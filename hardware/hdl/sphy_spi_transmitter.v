==> flow/design.v <==
`timescale 1ns / 1ps
module SPHY_SPI_Transmitter (
    input wire clk,               
    input wire rst_n,             
    input wire start_tx,          
    input wire [11:0] wave_data,  
    output reg mosi,              
    output reg sclk,              
    output reg cs_n,              
    output reg tx_done            
);
    parameter DAC_CONFIG_BITS = 4'b0011; 
    localparam STATE_IDLE = 2'd0;
    localparam STATE_TX   = 2'd1;
    localparam STATE_DONE = 2'd2;
    reg [1:0] state;
    reg [4:0] bit_counter;        
    reg [15:0] shift_register;    
    always @(posedge clk or negedge rst_n) begin
        if (!rst_n) begin
            state <= STATE_IDLE;
            mosi <= 1'b0;
            sclk <= 1'b0;
            cs_n <= 1'b1;        
            tx_done <= 1'b0;
            bit_counter <= 5'd15;
            shift_register <= 16'd0;
        end else begin
            case (state)
                STATE_IDLE: begin
                    cs_n <= 1'b1;
                    sclk <= 1'b0;
                    tx_done <= 1'b0;
                    if (start_tx) begin
                        shift_register <= {DAC_CONFIG_BITS, wave_data};
                        cs_n <= 1'b0;  
                        bit_counter <= 5'd15;
                        state <= STATE_TX;
                    end
                end
                STATE_TX: begin
                    sclk <= ~sclk; 
                    if (~sclk) begin
                        mosi <= shift_register[bit_counter];
                    end else begin
                        if (bit_counter == 0) begin
                            state <= STATE_DONE;
                        end else begin
                            bit_counter <= bit_counter - 1;
                        end
                    end
                end
                STATE_DONE: begin
                    cs_n <= 1'b1;      
                    sclk <= 1'b0;
                    tx_done <= 1'b1;   
                    state <= STATE_IDLE;
                end
            endcase
        end
    end
endmodule
From RTL to reports: SPHY_SPI_Transmitter. What the tools print for SPHY_SPI_Transmitter, step after step. Line numbers count from 1 in the design file above. The mark -- stands for no value.

Design top: SPHY_SPI_Transmitter. Clock: clk. Library: sky130hd. Corner: tt_025C_1v80.

Word-level counts. Yosys after proc, flatten, opt, wreduce and memory -nomap, before mapping. Memory bits, and registers merged into a memory's read port (data or address), are not among the register bits. Print and check cells are not counted.

The entry for input bits reads 15. For elaborated cells the number is 39. Under flip-flop bits (word level) stands 24.

The entry for mux-type cells reads 12. Shifts and indexed selects: 1. The entry for eq/ne operators reads 6. The entry for bitwise operators reads 1. Under add/subtract/negate cells stands 1. Reductions and logical operators: 11.

Operators with widths (number): 16-bit by 5-bit variable part select with 1-bit output (1); 5-bit two-way mux (3); 5-bit case mux with 2-bit select (1); 2-bit != test (second input constant) (4); 4-bit AND reduction (2); 2-bit nonzero test (3); 2-bit case mux with 3-bit select (1); 1-bit case mux with 2-bit select (3); 2-bit two-way mux (3); 5-bit by 1-bit subtractor with 5-bit output (second input constant) (1); 5-bit logical NOT (1); 2-bit AND reduction (2); 3-bit nonzero test (1); 2-bit by 1-bit == test with 1-bit output (second input constant) (1); 2-bit == test (second input constant) (1); 2-bit logical NOT (1); 2-bit OR reduction (1); 1-bit NOT (1); 1-bit two-way mux (1).

Longest topological paths. Longest topological path by Yosys (ltp), each cell counted once; first at word level (registers and memories cut), then after technology mapping (sequential cells cut; the memories' decode and read muxes count).

The entry for depth after elaboration reads 4. For ABC_AREA the number is 1. The entry for mapped depth reads 11.

Mapped cells and area. Source: synth_stat.txt of the flow (Yosys; design flattened, memories mapped). It holds for the ABC_AREA given above (unset counts as 0); a run with the other value may have another netlist.

Under area of sequential cells stands 0.0006331 mm². The figure for flip-flop cells is 25. Under chip area (Yosys) stands 0.0011774 mm². For cells in the netlist the number is 141.

Cell types: sky130_fd_sc_hd__dfrtp_1 (number 19, area in all 475.456 µm²); sky130_fd_sc_hd__nand2_1 (number 44, area in all 165.158 µm²); sky130_fd_sc_hd__dfstp_2 (number 6, area in all 157.651 µm²); sky130_fd_sc_hd__nand3_1 (number 13, area in all 65.062 µm²); sky130_fd_sc_hd__inv_1 (number 16, area in all 60.058 µm²); sky130_fd_sc_hd__o21ai_0 (number 9, area in all 45.043 µm²); sky130_fd_sc_hd__nand2_2 (number 5, area in all 31.28 µm²); sky130_fd_sc_hd__nor2_1 (number 7, area in all 26.275 µm²); sky130_fd_sc_hd__a21oi_1 (number 5, area in all 25.024 µm²); sky130_fd_sc_hd__nand2_4 (number 2, area in all 22.522 µm²); sky130_fd_sc_hd__o21ai_1 (number 3, area in all 15.014 µm²); sky130_fd_sc_hd__clkbuf_8 (number 1, area in all 13.763 µm²); sky130_fd_sc_hd__ha_1 (number 1, area in all 12.512 µm²); sky130_fd_sc_hd__buf_2 (number 2, area in all 10.01 µm²); sky130_fd_sc_hd__nor3_2 (number 1, area in all 10.01 µm²); sky130_fd_sc_hd__a21oi_2 (number 1, area in all 8.758 µm²); sky130_fd_sc_hd__a21o_1 (number 1, area in all 7.507 µm²); sky130_fd_sc_hd__inv_4 (number 1, area in all 6.256 µm²).

Not listed: further types 4, cells in them 4.

Worst setup path after synthesis. Path of least setup slack by OpenSTA after synthesis, without wires, with an ideal clock, recovery checks aside; 20% of the period is set as input and as output delay. Where synthesis merged equal registers, the netlist keeps one of their names.

Kind: register to register. Start: register bit_counter[0]. End: register bit_counter[3]. For data required time the number is 1597 ps. For period the number is 1680 ps. The entry for delay of the path reads 1443 ps. The figure for path buffers is 1. Path slack: 238 ps. Arrival time: 1360 ps. Under driving pins on the path stands 12. The entry for synthesis period reached reads 1442 ps.

"delay of the path" = arrival - input delay + setup time. "driving pins on the path": output pins that drive a net of the path, with the launching flip-flop's if there is one; two outputs of one cell count as two. "synthesis period reached" = period - worst setup slack (recovery checks aside). The figure is calculated, with input and output delays left at 20% of the set period. Between the ends stands the longest chain of elaborated cells between them, by number of cells; it is not shown to be the way that was timed. Of several equally long chains one is given. A line is the first line of the expression or statement that the cell stems from. Yosys adds cells for indexed reads and writes and turns some case tables into memories. At most two assigning lines are given for a register; there are more.

Path through: sky130_fd_sc_hd__dfstp_2 > sky130_fd_sc_hd__clkbuf_8 > sky130_fd_sc_hd__inv_4 > sky130_fd_sc_hd__ha_1 > sky130_fd_sc_hd__inv_1 > sky130_fd_sc_hd__nor3_2 > sky130_fd_sc_hd__nand2_2 > sky130_fd_sc_hd__nand2_2 > sky130_fd_sc_hd__nand2_4 > sky130_fd_sc_hd__nand2_2 > sky130_fd_sc_hd__nand2_1 > sky130_fd_sc_hd__nand3_1. The entry for cells in the longest elaborated chain reads 4. For elaborated cells between the ends (all ways) the number is 7. For source lines of those cells the number is 4.

Ends and longest elaborated chain, post-synthesis: start: declaration (line 17) `reg [4:0] bit_counter;`; start: assignment (line 26) `bit_counter <= 5'd15;`; start: assignment (line 49) `bit_counter <= bit_counter - 1;`; 5-bit by 1-bit subtractor with 5-bit output (line 49); 5-bit two-way mux (line 46) `if (bit_counter == 0) begin`; 5-bit two-way mux (line 43) `if (~sclk) begin`; 5-bit case mux with 2-bit select (line 29) `case (state)`; end: assignment (line 26); end: assignment (line 49); end: declaration (line 17).

Path in the finished layout. From the final timing report of flow run 1: the path of least setup slack in the routed layout; clock arrival at registers is part of the times. The path's times are printed in steps of 10 ps; the period is the one set.

Kind: register to register. Start: register bit_counter[0]. End: register bit_counter[3]. Path slack: -150 ps. For period the number is 1230 ps. For data required time the number is 1490 ps. The figure for path buffers is 0. Arrival time: 1640 ps. Under driving pins on the path stands 11.

Between the ends stands the longest chain of elaborated cells between them, by number of cells; it is not shown to be the way that was timed. Of several equally long chains one is given. At most two assigning lines are given for a register; there are more.

Path through: sky130_fd_sc_hd__dfstp_2 > sky130_fd_sc_hd__inv_6 > sky130_fd_sc_hd__ha_4 > sky130_fd_sc_hd__inv_4 > sky130_fd_sc_hd__nor3_4 > sky130_fd_sc_hd__nand2_2 > sky130_fd_sc_hd__nand2_2 > sky130_fd_sc_hd__nand2_4 > sky130_fd_sc_hd__nand2_2 > sky130_fd_sc_hd__nand2_1 > sky130_fd_sc_hd__nand3_1. The entry for cells in the longest elaborated chain reads 4. For elaborated cells between the ends (all ways) the number is 7. For source lines of those cells the number is 4.

Ends and longest elaborated chain, post-layout: start: declaration (line 17) `reg [4:0] bit_counter;`; start: assignment (line 26) `bit_counter <= 5'd15;`; start: assignment (line 49) `bit_counter <= bit_counter - 1;`; 5-bit by 1-bit subtractor with 5-bit output (line 49); 5-bit two-way mux (line 46) `if (bit_counter == 0) begin`; 5-bit two-way mux (line 43) `if (~sclk) begin`; 5-bit case mux with 2-bit select (line 29) `case (state)`; end: assignment (line 26); end: assignment (line 49); end: declaration (line 17).

Measured results for SPHY_SPI_Transmitter: 2 stored runs of the Yosys and OpenROAD flow on sky130hd. The settings differ; the order carries no meaning. The constraints put input and output delay at 20% of the set period each and load the outputs with 0.01 pF. "clock period reached": clock period set for the run, less the worst setup slack. It is reckoned from that one timing run; input and output delays stay at 20% of the period that was set. "time on the worst setup path" is the time allowed to the run's worst setup path (the clock period less input and output delay, where it has them) less its slack. Clock arrival times count: a late capture clock shortens it, a late launch clock lengthens it. "total power after layout": no workload was simulated; the value follows from the tool's default switching activity. "time on the worst setup path" is known to 10 ps.

Files of flow run 1:
==> flow/run.sh <==
#!/bin/bash
# the make line also repeats the synthesis and layout settings of config.mk as NAME=value (left out here)
make -C /OpenROAD-flow-scripts/flow DESIGN_CONFIG=/design/flow/config.mk WORK_HOME=/design/flow/orfs CLKGATE_MAP_FILE= finish
==> flow/config.mk <==
export PLATFORM = sky130hd
export DESIGN_NAME = SPHY_SPI_Transmitter
export DESIGN_NICKNAME = SPHY_SPI_Transmitter
export VERILOG_FILES = /design/flow/design.v
export SDC_FILE = /design/flow/constraint.sdc
export NUM_CORES = 4
export LEC_CHECK = 0
export ABC_AREA = 1
export CAP_MARGIN = 20
export CELL_PAD_IN_SITES_DETAIL_PLACEMENT = 2
export CELL_PAD_IN_SITES_GLOBAL_PLACEMENT = 2
export CORE_MARGIN = 5
export CORE_UTILIZATION = 33
export CTS_CLUSTER_DIAMETER = 365
export CTS_CLUSTER_SIZE = 91
export PLACE_DENSITY_LB_ADDON = 0.01
export SLEW_MARGIN = 20
==> flow/constraint.sdc <==
create_clock -name core_clock -period 1.23 [get_ports {clk}]
set_input_delay 0.2460 -clock core_clock [delete_from_list [all_inputs] [get_ports {clk}]]
set_output_delay 0.2460 -clock core_clock [all_outputs]
set_load 0.01 [all_outputs]

Results of flow run 1. The standard-cell area after layout stands at 0.0016578 mm². The summed negative setup slack is -863 ps. The measured utilization after layout is 0.489. The post-synthesis cell area reads 0.0011774 mm². For the total power after layout the run shows 4,074 uW. The area inside the die boundary stands at 0.0048623 mm². The clock period reached is 1,376 ps. The time on the worst setup path reads 1,380 ps. Critical path type: register to register. The smallest setup slack comes to -146 ps.

Files of flow run 2:
==> flow/run.sh <==
#!/bin/bash
# the make line also repeats the synthesis and layout settings of config.mk as NAME=value (left out here)
make -C /OpenROAD-flow-scripts/flow DESIGN_CONFIG=/design/flow/config.mk WORK_HOME=/design/flow/orfs CLKGATE_MAP_FILE= finish
==> flow/config.mk <==
export PLATFORM = sky130hd
export DESIGN_NAME = SPHY_SPI_Transmitter
export DESIGN_NICKNAME = SPHY_SPI_Transmitter
export VERILOG_FILES = /design/flow/design.v
export SDC_FILE = /design/flow/constraint.sdc
export NUM_CORES = 4
export LEC_CHECK = 0
export CAP_MARGIN = 20
export CORE_MARGIN = 2
export CORE_UTILIZATION = 40
export SETUP_SLACK_MARGIN = 0.36
export SLEW_MARGIN = 20
==> flow/constraint.sdc <==
create_clock -name core_clock -period 1.99 [get_ports {clk}]
set_input_delay 0.3980 -clock core_clock [delete_from_list [all_inputs] [get_ports {clk}]]
set_output_delay 0.3980 -clock core_clock [all_outputs]
set_load 0.01 [all_outputs]

Results of flow run 2. The standard-cell area after layout stands at 0.0014652 mm². The summed negative setup slack is 0 ps. The measured utilization after layout is 0.531. The post-synthesis cell area reads 0.0011536 mm². For the total power after layout the run shows 2,063 uW. The area inside the die boundary stands at 0.0033299 mm². The clock period reached is 1,574 ps. The time on the worst setup path reads 1,570 ps. Critical path type: register to register. The smallest setup slack comes to 416 ps.
